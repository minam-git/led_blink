==> flow/design.v <==
`timescale 1ns/1ps
module led_blink(
	clk,
	reset_n,
	led_fpga,
	ledm_sel,
	sp_clk,
	sp_dat,
	sp_ratch
	);
	input	wire	clk;	 
	input	wire	reset_n;
	output reg led_fpga;
	output reg [2:0] ledm_sel;
	output sp_clk;	 
	output sp_dat;	 
	output sp_ratch;	 
	reg [31:0] ctr;	 
	reg [31:0] ctr2;	 
	reg dot;
	reg [7:0] num0;
	reg [4:0] led8;
	reg [4:0] state595;
	reg req595;
	wire ack595;
	always @ (posedge clk)
	begin
		if ( ctr>=32'd25000000 ) begin
			ctr <= 32'h0000_0000;
			led_fpga <= (~led_fpga);
		end
		else begin
			if ( (ctr & 32'h0080_0000) == 32'h0080_0000 ) begin
				ledm_sel <= 3'd6;
			end
			else if ( (ctr & 32'h0000_0FFF) == 32'h0000_0000 ) begin
				if ( ledm_sel >= 3'd4 )
					ledm_sel <= 3'd0;
				else
					ledm_sel <= ledm_sel + 3'd1;
			end
			ctr <= ctr + 32'd1;
		end
	end
	always @ ( posedge clk or negedge reset_n ) begin
		if ( reset_n == 1'b0 ) begin
			ctr2 <= 32'h0;
			num0 <= 8'd0;
			req595 <= 1'b0;
			dot <= 1'd0;
		end else 
		if ( ctr2 >= 32'd25000000 ) begin
			ctr2 <= 32'h0;
			num0 <= 8'd0;
		end else begin
			if ( (ctr2 & 32'h0000_001F) == 32'h0000_0010 ) begin
				if ( req595 == 1'b0 && ack595 == 1'b0 ) begin
					req595 <= 1'b1;
				end
			end else if ( req595 == 1'b1 && ack595 == 1'b1 ) begin
				req595 <= 1'b0;
				num0 <= num0 + 8'd1;
			end	
			ctr2 <= ctr2+32'd1;
		end
	end
	ledm_code ledm_code1( .clk(clk), .reset_n(reset_n), .code(num0), .dot(dot), .req595(req595), .ack595(ack595), .sp_clk(sp_clk), .sp_dat(sp_dat), .sp_ratch(sp_ratch) ); 
endmodule
module ledm_code(
	clk,
	reset_n,
	code,
	dot,
	req595,
	ack595,
	sp_clk,
	sp_dat,
	sp_ratch
	);
	input	wire	clk;	 
	input	wire	reset_n;
	input wire [7:0] code;		 
	input wire dot;				 
	input wire req595;
	output reg ack595;
	output reg sp_clk;	 
	output reg sp_dat;	 
	output reg sp_ratch;	 
	reg [7:0] cnt;	 
	reg subclk595;
	reg [4:0] state595;
	reg [7:0] ledcode;
	wire [7:0] ledcode2;
	wire ledcode_bit;
	always @ ( posedge clk or negedge reset_n ) begin
		if ( reset_n == 1'b0 ) begin
			sp_clk <= 1'b0;
			sp_ratch <= 1'b0;
			sp_dat <= 1'b0;
			state595 <= 5'd0;
			ack595 <= 1'b0;
		end else if (state595 == 5'd0 ) begin
			if ( req595 == 1'b1 ) begin
				sp_clk <= 1'b0;
				sp_dat <= ledcode_bit;
				state595 <= state595 + 5'd1;
			end
		end else if ( state595 == 5'd17 ) begin
			state595 <= state595 + 5'd1;
		end else if ( state595 == 5'd18 ) begin
			ack595 <= 1'b0;
			state595 <= 5'd0;
		end else if ( state595[0] == 1'b0 ) begin
			sp_clk <= 1'b0;
			if ( state595 == 5'd14 ) begin
				sp_ratch <= 1'b0;
				sp_dat <= ledcode_bit;
			end else if ( state595 == 5'd16 ) begin
				sp_ratch <= 1'b1;
				ack595 <= 1'b1;
			end else begin
				sp_dat <= ledcode_bit;
			end
			state595 <= state595 + 5'd1;
		end else begin 
			sp_clk <= 1'b1;
			state595 <= state595 + 5'd1;
		end
	end
assign ledcode2 = {segdec( code ), dot};	 
assign ledcode_bit = ~ledcode2[state595[4:1]];
function [6:0] segdec;
input [3:0] din;
begin
	case ( din )
		4'h0: segdec = 7'b1111_110;	 
		4'h1: segdec = 7'b0110_000;
		4'h2: segdec = 7'b1101_101;
		4'h3: segdec = 7'b1111_001;
		4'h4: segdec = 7'b0110_011;
		4'h5: segdec = 7'b1011_011;
		4'h6: segdec = 7'b1011_111;
		4'h7: segdec = 7'b1110_000;
		4'h8: segdec = 7'b1111_111;
		4'h9: segdec = 7'b1111_011;
		default:	segdec = 7'bxxxx_xxx;
	endcase
end
endfunction
endmodule
# From RTL to reports: led_blink
# The steps from the RTL of led_blink to its reports follow in flow order.
# Lines are those of the file above, counted from 1.
# Operators: Yosys type, input widths -> output width; for muxes data width and select width s.
# Library cell names are shortened.
# Not given: n/a
[inputs]
design = "led_blink"
clk_port = "clk"
lib = "sky130hd"
corner = "tt_025C_1v80"

# Elaborated design
# Counts by Yosys on the flattened word-level netlist (proc, flatten, opt, wreduce; memories kept). Register bits leave out memories and registers merged into their read ports (data or address). Print and check cells are left out. Cells with the same type and inputs are merged into one.
# Yosys's memory passes give these memory sizes; they may raise the number of words (mostly to a power of two), join words into wider ones and drop unused or constant bits.
[op_classes]
reduce_logical = 16
mux = 30
n_addsub = 5
shifts = 1
bitwise = 10
n_eq = 14
cmp = 3
[op_table]
columns = ["cell", "n"]
rows = [
  ["$add 32x1->32 const B", 2],
  ["$ge 32x25->1 const B", 2],
  ["$logic_not 32->1", 1],
  ["$mux 32", 1],
  ["$mux 8", 3],
  ["$eq 5x5->1 const B", 4],
  ["$mux 1", 20],
  ["$mux 5", 4],
  ["$reduce_and 5->1", 3],
  ["$not 1->1", 10],
  ["$reduce_bool 2->1", 5],
  ["$ne 2x1->1 const B", 4],
  ["$ne 2x2->1 const B", 4],
  ["$add 8x1->8 const B", 1],
  ["$shiftx 8x4->1", 1],
  ["$reduce_and 3->1", 2],
  ["$mux 3", 2],
  ["$add 5x1->5 const B", 1],
  ["$eq 5x4->1 const B", 1],
  ["$logic_not 5->1", 1],
  ["$reduce_and 2->1", 2],
  ["$add 3x1->3 const B", 1],
  ["$ne 3x1->1 const B", 1],
  ["$ge 3x3->1 const B", 1],
  ["$logic_and 1x1->1", 2],
]
[bits]
rom_bits = 112
word_cells = 91
input_bits = 2
out_inout_bits = 7
n_memories = 1
ff_bits = 86
[mem_list]
columns = ["memory", "size", "word_bits", "rd", "wr", "line_no", "text"]
rows = [
  ["(no name shown)", 16, 7, 1, 0, 135, "case ( din )"],
]

# Depth
# Depth = most cells in a row (Yosys ltp): at word level without a register or memory, in the mapped netlist without a sequential cell, where the memories' decode and read muxes count.
[depth]
word_depth = 8
ABC_AREA = 0
ltp_mapped = 8
ltp_nobuf = 7

# After synthesis
# The flow's flattened synthesis, as Yosys stat reports it; memories are mapped. The netlist is that of the ABC_AREA named above (0 if unset); the other value can give another one.
# The area totals of this step are shown rounded.
[synth_totals]
cell_count = 393
sequential_area_um2 = 1912
yosys_area_um2 = 3973
flip_flops = 82
n_buf = 15
[by_type]
columns = ["cell_type", "n", "type_area_um2"]
rows = [
  ["dfrtp_1", 46, 1.15E+03],
  ["dfxtp_1", 32, 640.614],
  ["xor2_1", 26, 227.718],
  ["nor2_1", 56, 210.202],
  ["ha_1", 16, 200.192],
  ["xnor2_1", 22, 192.685],
  ["edfxtp_1", 4, 120.115],
  ["nand3_1", 24, 120.115],
  ["nor2_4", 8, 90.086],
  ["and4_1", 9, 78.826],
  ["inv_1", 21, 78.826],
  ["nand2_1", 20, 75.072],
  ["nand4_1", 10, 62.56],
  ["and3_1", 9, 56.304],
  ["nor3_1", 10, 50.048],
  ["buf_6", 4, 45.043],
  ["clkbuf_1", 9, 33.782],
  ["mux2_2", 3, 33.782],
]
# Not listed: further types 42, cells in them 64.
# By module: a second synthesis without flattening, with its own total; a netlist apart from the flattened one above.
[hier_totals]
cells_unflattened = 423
hier_area_um2 = 4257
# Each row is one instance without its submodules.
[modules]
columns = ["module", "mod_seq_area_um2", "n_inst", "area_um2", "cells"]
rows = [
  ["led_blink", 1787, 1, 3483, 340],
  ["ledm_code", 225.2, 1, 773.2, 83],
]

# Worst setup path after synthesis
# Path of least setup slack by OpenSTA after synthesis, without wires, with an ideal clock, recovery checks aside; 20% of the period is set as input and as output delay. Where synthesis merged equal registers, the netlist keeps one of their names.
[synth_path]
path_kind = "reg2reg"
startpoint = "register ctr[8]"
endpoint = "register ledm_sel[0]"
arrival_ps = 1792
path_buffers = 1
delay_ps = 2111
t_first_pin_ps = 0
driving_pins = 7
setup_ps = 319
required_ps = 2041
path_slack_ps = 249
period_ps = 2360
synth_period_reached_ps = 2111
# "delay_ps" = arrival - input delay + setup time.
# "driving_pins": output pins that drive a net of the path, with the launching flip-flop's if there is one; two outputs of one cell count as two.
# "synth_period_reached_ps" is the clock period less the worst setup slack; recovery checks do not enter. This is arithmetic on one report: input and output delays are still those of the set period (20% each).
# Between the ends stands the longest chain of elaborated cells between them, by number of cells; it is not shown to be the way that was timed. Of several equally long chains one is given.
# A line is the first line of the expression or statement that the cell stems from. Yosys adds cells for indexed reads and writes and turns some case tables into memories.
# A register here has more assigning lines than the two given.
# Only ways into the end's enable, where the timed path ends, are counted here.
[synth_via]
cell_sequence = "dfxtp_1 or4_1 nor2_1 o21ai_1 a221o_1 buf_6 nor2_1"
elab_chain_len = 3
cells_between = 5
lines_between = 2
cone_classes = "compare: 1; logic: 1; reduce/logical: 3"
[synth_lines]
columns = ["item", "line_no", "text"]
rows = [
  ["start: declaration", 18, "reg [31:0] ctr;"],
  ["start: assignment", 29, "ctr <= 32'h0000_0000;"],
  ["start: assignment", 42, "ctr <= ctr + 32'd1;"],
  ["$ge 32x25->1", 28, "if ( ctr>=32'd25000000 ) begin"],
  ["$not 1->1", "n/a", ""],
  ["$reduce_and 2->1", "n/a", ""],
  ["end: assignment", 34, "ledm_sel <= 3'd6;"],
  ["end: assignment", 40, "ledm_sel <= ledm_sel + 3'd1;"],
  ["end: declaration", 14, "output reg [2:0] ledm_sel;"],
]

# Worst path after layout
# From the final timing report of job 1: the path of least setup slack in the routed layout; clock arrival at registers is part of the times.
# The report prints the path's times to 10 ps; the period is as set.
[layout_path]
path_kind = "reg2reg"
startpoint = "register ctr[8]"
endpoint = "register ledm_sel[2]"
driving_pins = 6
path_buffers = 0
required_ps = 4270
path_slack_ps = 1730
t_first_pin_ps = 340
setup_ps = 320
period_ps = 4250
arrival_ps = 2540
# Between the ends stands the longest chain of elaborated cells between them, by number of cells; it is not shown to be the way that was timed. Of several equally long chains one is given.
# A register here has more assigning lines than the two given.
# Only ways into the end's enable, where the timed path ends, are counted here.
[layout_via]
cell_sequence = "dfxtp_1 or4_1 nor2_1 o21ai_1 a221o_1 nor2_1"
elab_chain_len = 3
cells_between = 5
lines_between = 2
cone_classes = "compare: 1; logic: 1; reduce/logical: 3"
[layout_lines]
columns = ["item", "line_no", "text"]
rows = [
  ["start: declaration", 18, "reg [31:0] ctr;"],
  ["start: assignment", 29, "ctr <= 32'h0000_0000;"],
  ["start: assignment", 42, "ctr <= ctr + 32'd1;"],
  ["$ge 32x25->1", 28, "if ( ctr>=32'd25000000 ) begin"],
  ["$not 1->1", "n/a", ""],
  ["$reduce_and 2->1", "n/a", ""],
  ["end: assignment", 34, "ledm_sel <= 3'd6;"],
  ["end: assignment", 40, "ledm_sel <= ledm_sel + 3'd1;"],
  ["end: declaration", 14, "output reg [2:0] ledm_sel;"],
]

Add stored flow runs of led_blink

Record of 2 stored runs of the RTL-to-layout flow on led_blink, platform sky130hd. The runs are unordered. Constraints: input delay and output delay 20% of the set period each, output load 0.01 pF.
"period_less_ws_ps" = clock period - worst setup slack. The figure is calculated, with input and output delays left at 20% of the set period.
"worst_setup_path_time_ps": the worst setup path's part of the clock period (all of it between registers, 20% less for each end at a port) less its slack. A launch clock that arrives late makes it longer, a capture clock that arrives late makes it shorter.
"power_mw" is the tool's figure for a default switching activity; nothing was simulated.
"worst_setup_path_time_ps" is given in steps of 10 ps.
The results are shown rounded.

# job 1
==> flow/run.sh <==
#!/bin/bash
# the make line also repeats the synthesis and layout settings of config.mk as NAME=value (left out here)
make -C /OpenROAD-flow-scripts/flow DESIGN_CONFIG=/design/flow/config.mk WORK_HOME=/design/flow/orfs CLKGATE_MAP_FILE= finish
==> flow/config.mk <==
export PLATFORM = sky130hd
export DESIGN_NAME = led_blink
export DESIGN_NICKNAME = led_blink
export VERILOG_FILES = /design/flow/design.v
export SDC_FILE = /design/flow/constraint.sdc
export NUM_CORES = 4
export LEC_CHECK = 0
export CAP_MARGIN = 20
export CORE_MARGIN = 2
export CORE_UTILIZATION = 29
export CTS_CLUSTER_DIAMETER = 274
export CTS_CLUSTER_SIZE = 48
export HOLD_SLACK_MARGIN = -0.0
export MIN_ROUTING_LAYER = met1
export PLACE_DENSITY = 0.81
export SETUP_SLACK_MARGIN = 0.72
export SLEW_MARGIN = 5
export TNS_END_PERCENT = 85
==> flow/constraint.sdc <==
create_clock -name core_clock -period 4.25 [get_ports {clk}]
set_input_delay 0.8500 -clock core_clock [delete_from_list [all_inputs] [get_ports {clk}]]
set_output_delay 0.8500 -clock core_clock [all_outputs]
set_load 0.01 [all_outputs]

==> job 1: results <==
yosys.chip_area_um2=3973
design.die.area_um2=14650
finalCellArea_um2=4573
post_route_util_frac=0.344
worstSetupSlack_ps=1731
total_negative_slack_ps=0
power_mw=1.650
period_less_ws_ps=2519
worst_setup_path_time_ps=2520
worst_setup_path_type="reg2reg"

# job 2
==> flow/run.sh <==
#!/bin/bash
# the make line also repeats the synthesis and layout settings of config.mk as NAME=value (left out here)
make -C /OpenROAD-flow-scripts/flow DESIGN_CONFIG=/design/flow/config.mk WORK_HOME=/design/flow/orfs CLKGATE_MAP_FILE= finish
==> flow/config.mk <==
export PLATFORM = sky130hd
export DESIGN_NAME = led_blink
export DESIGN_NICKNAME = led_blink
export VERILOG_FILES = /design/flow/design.v
export SDC_FILE = /design/flow/constraint.sdc
export NUM_CORES = 4
export LEC_CHECK = 0
export CAP_MARGIN = 20
export CORE_MARGIN = 2
export CORE_UTILIZATION = 40
export SLEW_MARGIN = 20
==> flow/constraint.sdc <==
create_clock -name core_clock -period 1.38 [get_ports {clk}]
set_input_delay 0.2760 -clock core_clock [delete_from_list [all_inputs] [get_ports {clk}]]
set_output_delay 0.2760 -clock core_clock [all_outputs]
set_load 0.01 [all_outputs]

==> job 2: results <==
yosys.chip_area_um2=3973
design.die.area_um2=10740
finalCellArea_um2=5449
post_route_util_frac=0.563
worstSetupSlack_ps=-519
total_negative_slack_ps=-26750
power_mw=4.137
period_less_ws_ps=1899
worst_setup_path_time_ps=1900
worst_setup_path_type="reg2reg"
